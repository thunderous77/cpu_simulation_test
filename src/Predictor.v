==> flow/design.v <==
module Predictor (
    input clk,
    input rst,
    input wire[31:0] predict_pc_from_fch,
    input wire[31:0] predict_inst_from_fch,
    output wire predicted_jump_sign_to_fch,
    output wire [31:0] predicted_jump_target_pc_to_fch,
    input wire jump_sign_from_rob,
    input wire enable_sign_from_rob,
    input wire [31:0] jump_target_pc_from_rob
);
    reg [2-1:0] branch_history [256-1:0];
    wire [31:0] pc_segmant = jump_target_pc_from_rob[9:2];
    assign predicted_jump_sign_to_fch = (predict_inst_from_fch[6:0] == 7'b1101111) ? 1'b1 :
                            (predict_inst_from_fch[6:0] == 7'b1100011 ? 
                            (branch_history[predict_pc_from_fch[9:2]][1]) : 1'b0);
    wire [31:0] jal_pc = {{12{predict_inst_from_fch[31]}}, predict_inst_from_fch[19:12], predict_inst_from_fch[20], predict_inst_from_fch[30:21], 1'b0};
    wire [31:0] br_pc = {{20{predict_inst_from_fch[31]}}, predict_inst_from_fch[7:7], predict_inst_from_fch[30:25], predict_inst_from_fch[11:8], 1'b0};
    assign predicted_jump_target_pc_to_fch = (predict_inst_from_fch[6:0] == 7'b1101111 ? jal_pc : br_pc);
    integer i;
    always @(posedge clk) begin
        if (rst) begin
            for (i = 0; i< 256; i = i + 1) begin
                branch_history[i] <= 2'b01;
            end
        end
        else if (enable_sign_from_rob) begin
            branch_history[pc_segmant] <= branch_history[pc_segmant] +
            ((jump_sign_from_rob) ? (branch_history[pc_segmant] == 2'b11 ? 0 : 1) : (branch_history[pc_segmant] ==2'b00 ? 0 : -1));
        end
    end
endmodule
# Reports on Predictor
# Tool output for the design above, in the order of the flow.
# Line numbers count from 1 in the design file above.
# Operators: Yosys type, input widths -> output width; for muxes data width and select width s.
# Library cell names are shortened.
# A cell with -- has no value.
dict set report inputs {
  top {Predictor}
  clk_port {clk}
  cell_library {sky130hd}
  lib_corner {tt_025C_1v80}
}

# Word level
# Source: Yosys, flattened and elaborated, memories not mapped. Widths are those after wreduce; folded enables and synchronous resets count as part of the registers. Registers that Yosys merges into a memory's read port (data or address) are not register bits. Print and check cells do not count. Equal cells are merged and count once.
# Yosys's memory passes give these memory sizes; they may raise the number of words (mostly to a power of two), join words into wider ones and drop unused or constant bits.
dict set report op_classes {
  add_sub_neg 1
  equal 3
  muxes 13
  reduce_and_logical 1
}
# operator count
set ops {}
lappend ops {{$mux 20} 1}
lappend ops {{$mux 8} 2}
lappend ops {{$eq 7x7->1 const B} 2}
lappend ops {{$mux 2} 4}
lappend ops {{$mux 1} 6}
lappend ops {{$add 2x2->2} 1}
lappend ops {{$eq 2x2->1 const B} 1}
lappend ops {{$logic_not 2->1} 1}
dict set report word_totals {
  regBits 0
  ramBits 512
  n_memories 1
  out_inout_bits 33
  word_cells 19
}
# memory words width line_no
set mem_list {}
lappend mem_list {branch_history 256 2 12} ;# reg [2-1:0] branch_history [256-1:0];

# Logic depth
# Depth = most cells in a row (Yosys ltp): at word level without a register or memory, in the mapped netlist without a sequential cell, where the memories' decode and read muxes count.
dict set report depth {
  depth_word 6
  abc_area 0
  ltp_mapped 18
  ltp_nobuf 13
}

# Synthesis result
# Yosys stat after the flow's synthesis: flattened, memories mapped to cells. It holds for the ABC_AREA given above (unset counts as 0); a run with the other value may have another netlist.
dict set report mapped {
  stdcells 2011
  synth_area_um2 27086.0
  ffs 512
  n_buf 278
}
# cell_type count area_total_um2
set by_type {}
lappend by_type {edfxtp_1 512 1.54E+04}
lappend by_type {mux4_2 212 4.77E+03}
lappend by_type {o21bai_1 256 1.92E+03}
lappend by_type {nor3_1 261 1.31E+03}
lappend by_type {nand2_1 286 1073.53}
lappend by_type {clkbuf_1 201 754.474}
lappend by_type {a22oi_1 66 495.475}
lappend by_type {buf_6 22 247.738}
lappend by_type {buf_4 27 202.694}
lappend by_type {a21oi_1 34 170.163}
lappend by_type {nor2_1 37 138.883}
lappend by_type {buf_2 16 80.077}
lappend by_type {a21o_1 8 60.058}
lappend by_type {mux2_2 5 56.304}
lappend by_type {buf_1 12 45.043}
lappend by_type {nor2b_1 7 43.792}
lappend by_type {nand2b_1 6 37.536}
lappend by_type {nand3_1 7 35.034}
# Not listed: further types 18, cells in them 36.

# Path before layout
# Path of least setup slack by OpenSTA after synthesis, without wires, with an ideal clock, recovery checks aside; 20% of the period is set as input and as output delay. Where synthesis merged equal registers, the netlist keeps one of their names.
dict set report synth_path {
  path_kind {input -> output}
  from {input port predict_pc_from_fch[2]}
  to {output port predicted_jump_sign_to_fch}
  clock_period_ns 6.22
  in_delay_ns 1.244
  out_delay_ns 1.244
  launch_ns 1.244
  arrival_time_ns 4.288
  required_time_ns 4.976
  slack_ns 0.688
  path_delay_ns 3.044
  stages 9
  n_path_buf 3
  period_less_setup_slack_ns 5.532
}
# "path_delay_ns" = arrival - input delay + setup time.
# At an output port there is no setup time.
# "stages" counts driving pins, that of a launching flip-flop among them; a cell with two outputs on the path counts twice.
# "period_less_setup_slack_ns" is the clock period less the worst setup slack; recovery checks do not enter. This is arithmetic on one report: input and output delays are still those of the set period (20% each).
# The rows between start and end are the longest chain of elaborated cells between them; the timing report does not say that the signal goes this way. Where chains are equally long, one stands for them.
# Each line given opens the expression or statement behind the cell; cells for indexed reads and writes are added by Yosys, which also makes memories of some case tables.
# The chain passes a memory read, where the word-level depth is cut; so it can be longer than that depth.
dict set report synth_between {
  path_cell_list {buf_2 buf_2 buf_1 mux4_2 mux4_2 mux4_2 mux2i_1 a21oi_1 a31o_2}
  elab_chain_cells 3
}
# element line_no
set synth_lines {}
lappend synth_lines {{start: declaration} 4} ;# input wire[31:0] predict_pc_from_fch,
lappend synth_lines {{$mem_v2 256x2} 12} ;# reg [2-1:0] branch_history [256-1:0];
lappend synth_lines {{$mux 1} 15} ;# (predict_inst_from_fch[6:0] == 7'b1100011 ?
lappend synth_lines {{$mux 1} 14} ;# assign predicted_jump_sign_to_fch = (predict_inst_from_fch[6:0] == 7'b1101111) ? 1'b1 :
lappend synth_lines {{end: declaration} 6} ;# output wire predicted_jump_sign_to_fch,

# Worst path after layout
# Path of least setup slack in the final report of record 1 (OpenROAD, finished layout, wires in). Where an end is a register, its clock arrival counts in the times.
dict set report layout_path {
  path_kind {input -> output}
  from {input port predict_pc_from_fch[2]}
  to {output port predicted_jump_sign_to_fch}
  clock_period_ns 5.07
  in_delay_ns 1.01
  out_delay_ns 1.01
  launch_ns 1.01
  arrival_time_ns 4.00
  required_time_ns 4.06
  slack_ns 0.05
  stages 10
  n_path_buf 4
}
# The rows between start and end are the longest chain of elaborated cells between them; the timing report does not say that the signal goes this way. Where chains are equally long, one stands for them.
# The chain passes a memory read, where the word-level depth is cut; so it can be longer than that depth.
dict set report layout_between {
  path_cell_list {buf_4 buf_12 bufbuf_16 mux4_2 mux4_2 mux4_2 mux2i_1 a21oi_2 a31o_2 dlygate4sd2_1}
  elab_chain_cells 3
}
# element line_no
set layout_lines {}
lappend layout_lines {{start: declaration} 4} ;# input wire[31:0] predict_pc_from_fch,
lappend layout_lines {{$mem_v2 256x2} 12} ;# reg [2-1:0] branch_history [256-1:0];
lappend layout_lines {{$mux 1} 15} ;# (predict_inst_from_fch[6:0] == 7'b1100011 ?
lappend layout_lines {{$mux 1} 14} ;# assign predicted_jump_sign_to_fch = (predict_inst_from_fch[6:0] == 7'b1101111) ? 1'b1 :
lappend layout_lines {{end: declaration} 6} ;# output wire predicted_jump_sign_to_fch,

; Flow measurements of Predictor on sky130hd: 2 stored runs with different settings, listed in no order. Input and output delays are each 20% of the period that was set; the output load is 0.01 pF.
; By "clock_period_reached_ns" is meant the clock period of the run minus its worst setup slack. This is arithmetic on one report: input and output delays are still those of the set period (20% each).
; "fin_power_w" is the tool's figure for a default switching activity; nothing was simulated.

[record 1: settings]
period_ns = 5.07
CORE_UTILIZATION = 45
CAP_MARGIN = 20
CORE_MARGIN = 2
SLEW_MARGIN = 20
[record 1: results]
clock_period_reached_ns = 5.017
worstSetupSlack_ns = 0.053
ys_area_um2 = 27086.0
fin_power_w = 0.009935
layout_utilization_pct = 52.9
die_area_um2 = 62170.4

[record 2: settings]
period_ns = 3.75
CORE_UTILIZATION = 19
SETUP_SLACK_MARGIN = 0.65
PLACE_DENSITY_LB_ADDON = 0.23
CORE_ASPECT_RATIO = 0.74
CORE_MARGIN = 3
TNS_END_PERCENT = 10
GPL_ROUTABILITY_DRIVEN = 1
CAP_MARGIN = 20
SLEW_MARGIN = 20
[record 2: results]
layout_utilization_pct = 25.7
ys_area_um2 = 27086.0
worstSetupSlack_ns = -0.602
clock_period_reached_ns = 4.352
die_area_um2 = 147176.0
fin_power_w = 0.014672
